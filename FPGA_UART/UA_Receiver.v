==> flow/design.v <==
module UA_Receiver(  
        clk,
        rst,
	   enable,
        ser_in,
        dout_byte, 
	   dout_byte_rdy
	   );
input clk;
input rst;
input enable;
input ser_in;
output [7:0] dout_byte;
output dout_byte_rdy;
reg [2:0] ser_in_reg;
reg [3:0] bit_count;
reg [3:0] count_sample;
reg [3:0] shift_count;
reg [9:0] dout_byte_temp;
reg [7:0] dout_byte;
wire startbitsync;
reg dout_byte_rdy_r;
wire rst_n;
assign rst_n = rst;
always @(posedge clk or posedge rst_n)
begin
    if (rst_n)
       ser_in_reg <= 0;
    else if (enable)
         ser_in_reg <= {ser_in_reg[1:0],ser_in};
end
assign startbitsync = (ser_in_reg[2]&(~ser_in_reg[1]) ) ? 1'b1 : 1'b0;
always @(posedge clk or posedge rst_n)
begin
	if(rst_n)
     	count_sample <= 4'd0; 
    	else if (enable)
    		begin
    			if(startbitsync)
        			count_sample <= 4'd0;
			else if(bit_count == 4'd10)
				count_sample <= count_sample;
    			else 
				count_sample <= count_sample+1;
         	end
end
always @(posedge clk or posedge rst_n)
begin
	if(rst_n)
     	bit_count <=4'd0; 
    	else if(enable)
		begin
			if(startbitsync && (bit_count == 4'd10))
				bit_count <=4'd0;
			 else if(bit_count == 4'd10)
						bit_count <= bit_count;				
			 else if(count_sample == 4'd12)
              				bit_count <= bit_count+1;
		 end
end
always @(posedge clk or posedge rst_n)
begin
    if (rst_n)
    begin
        dout_byte_temp <= 0;
      end
    else if (enable)
    begin
       if(count_sample == 4'd5)
         dout_byte_temp <= {ser_in_reg[2],dout_byte_temp[9:1]}; 
	  else
	    dout_byte_temp <= dout_byte_temp; 
    end
end
always @(posedge clk or posedge rst_n)
begin
    	if (rst_n)
        	dout_byte <= 0;
	else	if((bit_count == 4'd10)&&(dout_byte_temp[9]==1)&&(dout_byte_temp[0]==0))
		dout_byte<=dout_byte_temp[8:1];
	else
	     dout_byte<=dout_byte;
end
assign dout_byte_rdy= (bit_count == 4'd9)?0:1 ;
endmodule
* Reports on UA_Receiver
The steps from the RTL of UA_Receiver to its reports follow in flow order.
Lines are those of the file above, counted from 1.
A cell with n/a has no value.
- Top module :: UA_Receiver
- Clock :: clk
- Cell library :: sky130hd
- Timing corner :: tt_025C_1v80

* Elaborated design
Source: Yosys, flattened and elaborated, memories not mapped. Widths are those after wreduce. Registers that Yosys merges into a memory's read port (data or address) are not register bits. Print and check cells do not count. Equal cells are merged and count once.
- $add $sub $neg :: 2
- Multiplexer cells :: 7
- Equality and inequality tests :: 6
- Bitwise logic cells :: 3
- Reduce/logical cells :: 7
** Operators by type and width (number)
- 4-bit two-way mux :: 5
- 4-bit equality test (second input constant) :: 3
- 4-bit by 1-bit adder with 4-bit output (second input constant) :: 2
- 2-bit inequality test (second input constant) :: 2
- 2-bit AND reduction :: 2
- 4-bit by 3-bit equality test with 1-bit output (second input constant) :: 1
- 1-bit logical AND :: 3
- 3-bit AND reduction :: 1
- 1-bit inverter :: 2
- 2-bit nonzero test :: 1
- 1-bit two-way mux :: 2
- 1-bit bitwise AND :: 1
- Bits of input ports :: 4
- Register bits after elaboration :: 29
- Elaborated cells :: 30

* Logic depth
Depth = most cells in a row (Yosys ltp): at word level without a register or memory, in the mapped netlist without a sequential cell, where the memories' decode and read muxes count.
- Depth after elaboration :: 6
- ABC_AREA :: 1
- Gate-level depth with buffers :: 7
- Depth with buffers taken out :: 7

* Synthesis result
Source: synth_stat.txt of the flow (Yosys; design flattened, memories mapped). It holds for the ABC_AREA given above (unset counts as 0); a run with the other value may have another netlist.
- Sequential area :: 725.7 sq um
- Buffer cells :: 4
- Mapped flip-flops :: 29
- Synthesis area :: 1363.8 sq um
- Standard cells after synthesis :: 152
** Cells by type
- sky130_fd_sc_hd__dfrtp_1 :: number 29, area in all 725.696 sq um
- sky130_fd_sc_hd__nand2_1 :: number 32, area in all 120.115 sq um
- sky130_fd_sc_hd__o21ai_0 :: number 21, area in all 105.101 sq um
- sky130_fd_sc_hd__inv_1 :: number 25, area in all 93.84 sq um
- sky130_fd_sc_hd__ha_1 :: number 6, area in all 75.072 sq um
- sky130_fd_sc_hd__nor2_1 :: number 10, area in all 37.536 sq um
- sky130_fd_sc_hd__nand3_1 :: number 7, area in all 35.034 sq um
- sky130_fd_sc_hd__a21oi_1 :: number 4, area in all 20.019 sq um
- sky130_fd_sc_hd__nand3_4 :: number 1, area in all 17.517 sq um
- sky130_fd_sc_hd__o21ai_2 :: number 2, area in all 17.517 sq um
- sky130_fd_sc_hd__xnor2_1 :: number 2, area in all 17.517 sq um
- sky130_fd_sc_hd__nor3_4 :: number 1, area in all 16.266 sq um
- sky130_fd_sc_hd__nand2_2 :: number 2, area in all 12.512 sq um
- sky130_fd_sc_hd__nand4_1 :: number 2, area in all 12.512 sq um
- sky130_fd_sc_hd__buf_6 :: number 1, area in all 11.261 sq um
- sky130_fd_sc_hd__buf_2 :: number 2, area in all 10.01 sq um
- sky130_fd_sc_hd__mux2i_1 :: number 1, area in all 10.01 sq um
- sky130_fd_sc_hd__nand3_2 :: number 1, area in all 10.01 sq um
Not listed: further types 3, cells in them 3.

* Worst setup path after synthesis
Path of least setup slack by OpenSTA after synthesis, without wires, with an ideal clock, recovery checks aside; 20% of the period is set as input and as output delay. Where synthesis merged equal registers, the netlist keeps one of their names.
- Path kind :: reg-to-reg
- Start :: register bit_count[0]
- End :: register dout_byte[0]
- Setup slack :: 0.404 ns
- Arrival :: 1.270 ns
- Path delay :: 1.396 ns
- Time at the first pin :: 0.000 ns
- Driving pins on the path :: 7
- Library setup time :: 0.126 ns
- Period :: 1.8 ns
- Data required time :: 1.674 ns
- Synthesis period reached :: 1.396 ns
"path delay" = arrival - input delay + setup time.
"driving pins on the path" counts driving pins, that of a launching flip-flop among them; a cell with two outputs on the path counts twice.
"synthesis period reached" = period - worst setup slack (recovery checks aside). The figure is calculated, with input and output delays left at 20% of the set period.
Between the ends stands the longest chain of elaborated cells between them, by number of cells; it is not shown to be the way that was timed. Of several equally long chains one is given.
A line is the first line of the expression or statement that the cell stems from. Yosys adds cells for indexed reads and writes and turns some case tables into memories.
A register here has more assigning lines than the two given.
- Cell sequence :: sky130_fd_sc_hd__dfrtp_1 -> sky130_fd_sc_hd__inv_1 -> sky130_fd_sc_hd__ha_1 -> sky130_fd_sc_hd__nand3_4 -> sky130_fd_sc_hd__nor3_4 -> sky130_fd_sc_hd__buf_6 -> sky130_fd_sc_hd__o21ai_0
- Length of the longest elaborated chain :: 3
- Elaborated cells on any way between the ends :: 3
- Classes of those cells :: eq/ne: 1; reduce/logical: 2
** RTL lines, path after synthesis
- start, declared :: RTL line 16 : reg [3:0] bit_count;
- start, assigned :: RTL line 56 : bit_count <= bit_count;
- start, assigned :: RTL line 58 : bit_count <= bit_count+1;
- 4-bit equality test :: RTL line 79 : else if((bit_count == 4'd10)&&(dout_byte_temp[9]==1)&&(dout_byte_temp[0]==0))
- 1-bit logical AND (2 in a row) :: RTL line 79
- end, assigned :: RTL line 80 : dout_byte<=dout_byte_temp[8:1];
- end, assigned :: RTL line 82 : dout_byte<=dout_byte;
- end, declared :: RTL line 13 : output [7:0] dout_byte;

* Timing after layout
Path of least setup slack in the final report of flow run 1 (OpenROAD, finished layout, wires in). Where an end is a register, its clock arrival counts in the times.
- Path kind :: reg-to-reg
- Start :: register bit_count[0]
- End :: register dout_byte[2]
- Data required time :: 1.99 ns
- Setup slack :: 0.12 ns
- Arrival :: 1.87 ns
- Driving pins on the path :: 9
- Library setup time :: 0.08 ns
- Time at the first pin :: 0.31 ns
- Period :: 1.77 ns
Between the ends stands the longest chain of elaborated cells between them, by number of cells; it is not shown to be the way that was timed. Of several equally long chains one is given.
A register here has more assigning lines than the two given.
- Cell sequence :: sky130_fd_sc_hd__dfrtp_1 -> sky130_fd_sc_hd__buf_4 -> sky130_fd_sc_hd__inv_1 -> sky130_fd_sc_hd__ha_4 -> sky130_fd_sc_hd__nand3_4 -> sky130_fd_sc_hd__nor3_4 -> sky130_fd_sc_hd__buf_4 -> sky130_fd_sc_hd__nand2_1 -> sky130_fd_sc_hd__o21ai_0
- Length of the longest elaborated chain :: 3
- Elaborated cells on any way between the ends :: 3
- Classes of those cells :: eq/ne: 1; reduce/logical: 2
** RTL lines, path after layout
- start, declared :: RTL line 16 : reg [3:0] bit_count;
- start, assigned :: RTL line 56 : bit_count <= bit_count;
- start, assigned :: RTL line 58 : bit_count <= bit_count+1;
- 4-bit equality test :: RTL line 79 : else if((bit_count == 4'd10)&&(dout_byte_temp[9]==1)&&(dout_byte_temp[0]==0))
- 1-bit logical AND (2 in a row) :: RTL line 79
- end, assigned :: RTL line 80 : dout_byte<=dout_byte_temp[8:1];
- end, assigned :: RTL line 82 : dout_byte<=dout_byte;
- end, declared :: RTL line 13 : output [7:0] dout_byte;

Measured data: module UA_Receiver, platform sky130hd, 2 stored runs of the flow under differing settings, order arbitrary. Input and output delays are each 20% of the period that was set; the output load is 0.01 pF.
"period reached" is the run's clock period less its worst setup slack. It is reckoned from that one timing run; input and output delays stay at 20% of the period that was set.
"time used up by the worst setup path" means the part of the period allowed to the worst setup path (the constraints hold back 20% at inputs and 20% at outputs) less its slack; where the path has registers, the arrival times of their clocks count too.
"total power after layout": no workload was simulated; the value follows from the tool's default switching activity.

** Flow run 1
- Settings :: period_ns=1.77; CORE_UTILIZATION=70; SETUP_SLACK_MARGIN=0.08; CORE_MARGIN=9; CELL_PAD_IN_SITES_DETAIL_PLACEMENT=0; TNS_END_PERCENT=90; ABC_AREA=1; GPL_TIMING_DRIVEN=0; GPL_ROUTABILITY_DRIVEN=1; SLEW_MARGIN=30; CAP_MARGIN=20
- Synthesized cell area :: 1363.8 sq um
- Area of the die :: 3861.4 sq um
- Standard-cell area of the final layout :: 1630.3 sq um
- Post-route utilization :: 91.4%
- Worst slack on setup checks :: 0.121 ns
- Total negative slack :: 0.000 ns
- Total power after layout :: 1738 µW
- Period reached :: 1.649 ns
- Time used up by the worst setup path :: 1.65 ns
- Worst setup path kind :: reg-to-reg

** Flow run 2
- Settings :: period_ns=1.05; CORE_UTILIZATION=23; PLACE_DENSITY=0.42; CORE_MARGIN=2; CELL_PAD_IN_SITES_GLOBAL_PLACEMENT=2; CELL_PAD_IN_SITES_DETAIL_PLACEMENT=1; TNS_END_PERCENT=100; GPL_TIMING_DRIVEN=0; CTS_CLUSTER_SIZE=59; CTS_CLUSTER_DIAMETER=295; MAX_ROUTING_LAYER=met4; CAP_MARGIN=20; SLEW_MARGIN=20
- Synthesized cell area :: 1316.3 sq um
- Area of the die :: 6344.1 sq um
- Standard-cell area of the final layout :: 1940.6 sq um
- Post-route utilization :: 35.2%
- Worst slack on setup checks :: -0.523 ns
- Total negative slack :: -10.863 ns
- Total power after layout :: 4303 µW
- Period reached :: 1.573 ns
- Time used up by the worst setup path :: 1.57 ns
- Worst setup path kind :: reg-to-reg
