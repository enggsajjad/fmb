==> flow/design.v <==
module uat_sm(	 
			clk,
			rst_n,
			din_rdy,
			shift_count,
			start_bit_sig,
			data_bits_sig,
			stop_bit_sig,
			uart_ready			
			);
input clk;
input rst_n;
input din_rdy;
input [3:0] shift_count;
output start_bit_sig;
output data_bits_sig;
output stop_bit_sig;
output uart_ready;
reg [3:0] current_state;
reg [3:0] next_state;
wire start_bit_sig;
wire data_bits_sig;
wire stop_bit_sig;
wire usrt_ready;
parameter [3:0] IDLE		= 4'b1000;
parameter [3:0] START_BIT_ST	= 4'b0100;
parameter [3:0] DATA_BITS_ST	= 4'b0010;
parameter [3:0] STOP_BIT_ST 	= 4'b0001;
always @(posedge clk or negedge rst_n)
begin
	if(~rst_n)
		current_state <= IDLE;
	else
		current_state <= next_state;
end
always @(current_state or shift_count or din_rdy)
begin
	case(current_state)
		IDLE			:
					begin
					if(din_rdy)
						next_state = START_BIT_ST;
					else
						next_state = IDLE;
					end
		START_BIT_ST	:
					begin
					next_state = DATA_BITS_ST;
					end
		DATA_BITS_ST	:
					begin
					if(shift_count == 8)
						next_state = STOP_BIT_ST;
					else
						next_state = DATA_BITS_ST;
					end
		STOP_BIT_ST	:
					begin
					if(din_rdy)
						next_state = START_BIT_ST;
					else
						next_state = IDLE;
					end
		default		:
					begin
					next_state = IDLE;
					end
	endcase
end
assign uart_ready = ((current_state == START_BIT_ST) || (current_state == DATA_BITS_ST)) ? 1'b1: 1'b0;
assign start_bit_sig = (current_state == START_BIT_ST) ? 1'b1 : 1'b0;
assign data_bits_sig = (current_state == DATA_BITS_ST) ? 1'b1 : 1'b0;
assign stop_bit_sig = (current_state == STOP_BIT_ST) ? 1'b1 : 1'b0;
endmodule
module uat_top(  
		   clk,		 
		   rst_n,		 
		   din_rdy,		 
		   din_byte,		 
		   ser_out,		 
		   uart_ready	   
		);
input clk;
input rst_n;
input din_rdy;
input [7:0] din_byte;
output ser_out;
output uart_ready;
reg ser_out;
reg [7:0] data_buf;
reg [3:0] shift_count;
reg din_rdy_reg;
wire start_bit_sig;
wire data_bits_sig;
wire stop_bit_sig;
always @(negedge clk or negedge rst_n)
begin
	if(~rst_n)
		din_rdy_reg <= 1'b0;
	else
		din_rdy_reg <= din_rdy;
end
always @(negedge clk or negedge rst_n)
begin
	if (~rst_n)
		ser_out <= 1'b1;
	else
	begin
		case ({start_bit_sig,data_bits_sig,stop_bit_sig})
			3'b100:	ser_out <= 1'b0;
			3'b010:	ser_out <= data_buf[0];
			3'b001:	ser_out <= 1'b1;
			default: ser_out <= 1'b1;
		endcase
	end
end
always @(negedge clk or negedge rst_n)
begin
	if(~rst_n)
		data_buf <= 8'h0;
	else if(start_bit_sig)
		data_buf <= din_byte;	 
	else if(data_bits_sig)
		data_buf <= {1'b1,data_buf[7:1]};
	else
		data_buf <= data_buf;
end
always @(negedge clk or negedge rst_n)
begin
	if(~rst_n)
		shift_count <= 4'h0;
	else if(data_bits_sig)
		shift_count <= shift_count+1;
	else if (shift_count==4'h8)
		shift_count <= 4'h0;
end
uat_sm uat_sm_inst(  
				.clk	     (clk),
				.rst_n	     (rst_n),
				.din_rdy	    (din_rdy_reg),		 
				.shift_count	(shift_count),
				.start_bit_sig	(start_bit_sig),	 
				.data_bits_sig	(data_bits_sig),	 
				.stop_bit_sig	 (stop_bit_sig),	 
				.uart_ready	   (uart_ready)
				);
endmodule
==> From RTL to reports: uat_top <==
What the tools print for uat_top, step after step.
Line numbers count from 1 in the design file above.
Operators: Yosys type, input widths -> output width; for muxes data width and select width s.
Library cell names are shortened.
{ "inputs": {"design": "uat_top", "clock_port": "clk", "library": "sky130hd", "corner": "tt_025C_1v80"} }

==> Word-level counts <==
Yosys after proc, flatten, opt, wreduce and memory -nomap, before mapping. Memory bits, and registers merged into a memory's read port (data or address), are not among the register bits. Print and check cells are not counted. Equal cells are merged and count once.
{ "bits": {"clocked_rd_ports_x_width": 0, "regBits": 18, "elab_cells": 29, "mem_bits_ro": 0, "out_inout_bits": 2, "in_bits": 11, "ram_bits": 0, "latchBits": 0, "mem_count": 0} }
{ "op_classes": {"reduce_logical": 4, "cmp": 0, "equal": 7, "multipliers": 0, "n_div": 0, "shift": 0, "mux": 12, "logic": 0, "addsub": 1} }
{ "op_table": {"columns": ["op", "n"], "rows": [
  ["$mux 8", 2],
  ["$pmux 4 s3", 1],
  ["$mux 4", 3],
  ["$eq 4x4->1 const B", 2],
  ["$reduce_bool 2->1", 2],
  ["$add 4x1->4 const B", 1],
  ["$eq 4x1->1 const B", 1],
  ["$eq 4x2->1 const B", 1],
  ["$eq 4x3->1 const B", 1],
  ["$mux 1", 4],
  ["$eq 3x2->1 const B", 1],
  ["$eq 3x3->1 const B", 1],
  ["$reduce_or 2->1", 1],
  ["$pmux 1 s2", 1],
  ["$mux 2", 1],
  ["$logic_or 1x1->1", 1]
]} }

==> Logic depth <==
Yosys ltp: most cells in a row. Word level: on the elaborated netlist, between registers, memories and ports. Mapped: between sequential cells and ports; inverters and the memories' decode and read muxes count.
{ "depth": {"word_depth": 4, "ABC_AREA": 0, "ltp_mapped": 5, "mapped_depth_nobuf": 5} }

==> Mapped cells and area <==
Source: synth_stat.txt of the flow (Yosys; design flattened, memories mapped). It holds for the ABC_AREA given above (unset counts as 0); a run with the other value may have another netlist.
Totals and module areas in this step are rounded.
{ "by_type": {"columns": ["type", "n", "type_area_um2"], "rows": [
  ["dfrtn_1", 13, 325.312],
  ["mux2i_1", 8, 80.077],
  ["dfrtp_1", 3, 75.072],
  ["dfstp_2", 2, 52.55],
  ["nand2_1", 12, 45.043],
  ["o21ai_0", 8, 40.038],
  ["ha_1", 2, 25.024],
  ["buf_6", 2, 22.522],
  ["inv_1", 5, 18.768],
  ["nor2_1", 4, 15.014],
  ["o21ai_1", 3, 15.014],
  ["nor3b_2", 1, 12.512],
  ["a21oi_1", 2, 10.01],
  ["nand3_1", 2, 10.01],
  ["xnor2_1", 1, 8.758],
  ["a21o_1", 1, 7.507],
  ["buf_4", 1, 7.507],
  ["nand3b_1", 1, 7.507]
]} }
Other cell types: 4; their cells: 4.
{ "synth_totals": {"area_um2": 802, "ffs": 18, "buf_cells": 4, "seqArea_um2": 453, "cells": 75} }
By module: a second synthesis without flattening, with its own total; a netlist apart from the flattened one above.
{ "hier_totals": {"cells_unflattened": 77, "area_unflattened_um2": 827} }
Each row is one instance without its submodules.
{ "modules": {"columns": ["module", "n_cells", "instances", "mod_area_um2", "mod_seq_area_um2"], "rows": [
  ["uat_top", 65, 1, 681, 352],
  ["uat_sm", 12, 1, 146, 101]
]} }

Below are 2 stored runs of the flow (Yosys, OpenROAD; platform sky130hd) on uat_top, each with its settings and what was measured, unordered. Constraints: input delay and output delay 20% of the set period each, output load 0.01 pF.
"power consumption" rests on the timing tool's default activity at the inputs, not on a simulated workload.
The measured numbers are rounded.

==> flow run A: settings <==
{ "period_ns": 4.04, "CORE_UTILIZATION": 37, "PLACE_DENSITY_LB_ADDON": 0.0, "CELL_PAD_IN_SITES_DETAIL_PLACEMENT": 2, "TNS_END_PERCENT": 25, "GPL_ROUTABILITY_DRIVEN": 1, "CAP_MARGIN": 25, "SLEW_MARGIN": 30, "CORE_MARGIN": 2 }
==> flow run A: results <==
netlist area reported by Yosys: 802 µm²
die area: 2,560 µm²
standard-cell area of the final layout: 961 µm²
final design utilization: 48.0%
worst setup slack after layout: 0.109 ns
sum of negative setup slack: 0.000 ns
final worst hold slack: 0.475 ns
power consumption: 291 uW

==> flow run B: settings <==
{ "period_ns": 3.01, "CORE_UTILIZATION": 54, "PLACE_DENSITY_LB_ADDON": 0.15, "CORE_ASPECT_RATIO": 1.76, "CELL_PAD_IN_SITES_DETAIL_PLACEMENT": 2, "ABC_AREA": 1, "MAX_ROUTING_LAYER": "met4", "CAP_MARGIN": 20, "CORE_MARGIN": 2, "SLEW_MARGIN": 20 }
==> flow run B: results <==
stopped before the end: floorplanning reported PDN-0185
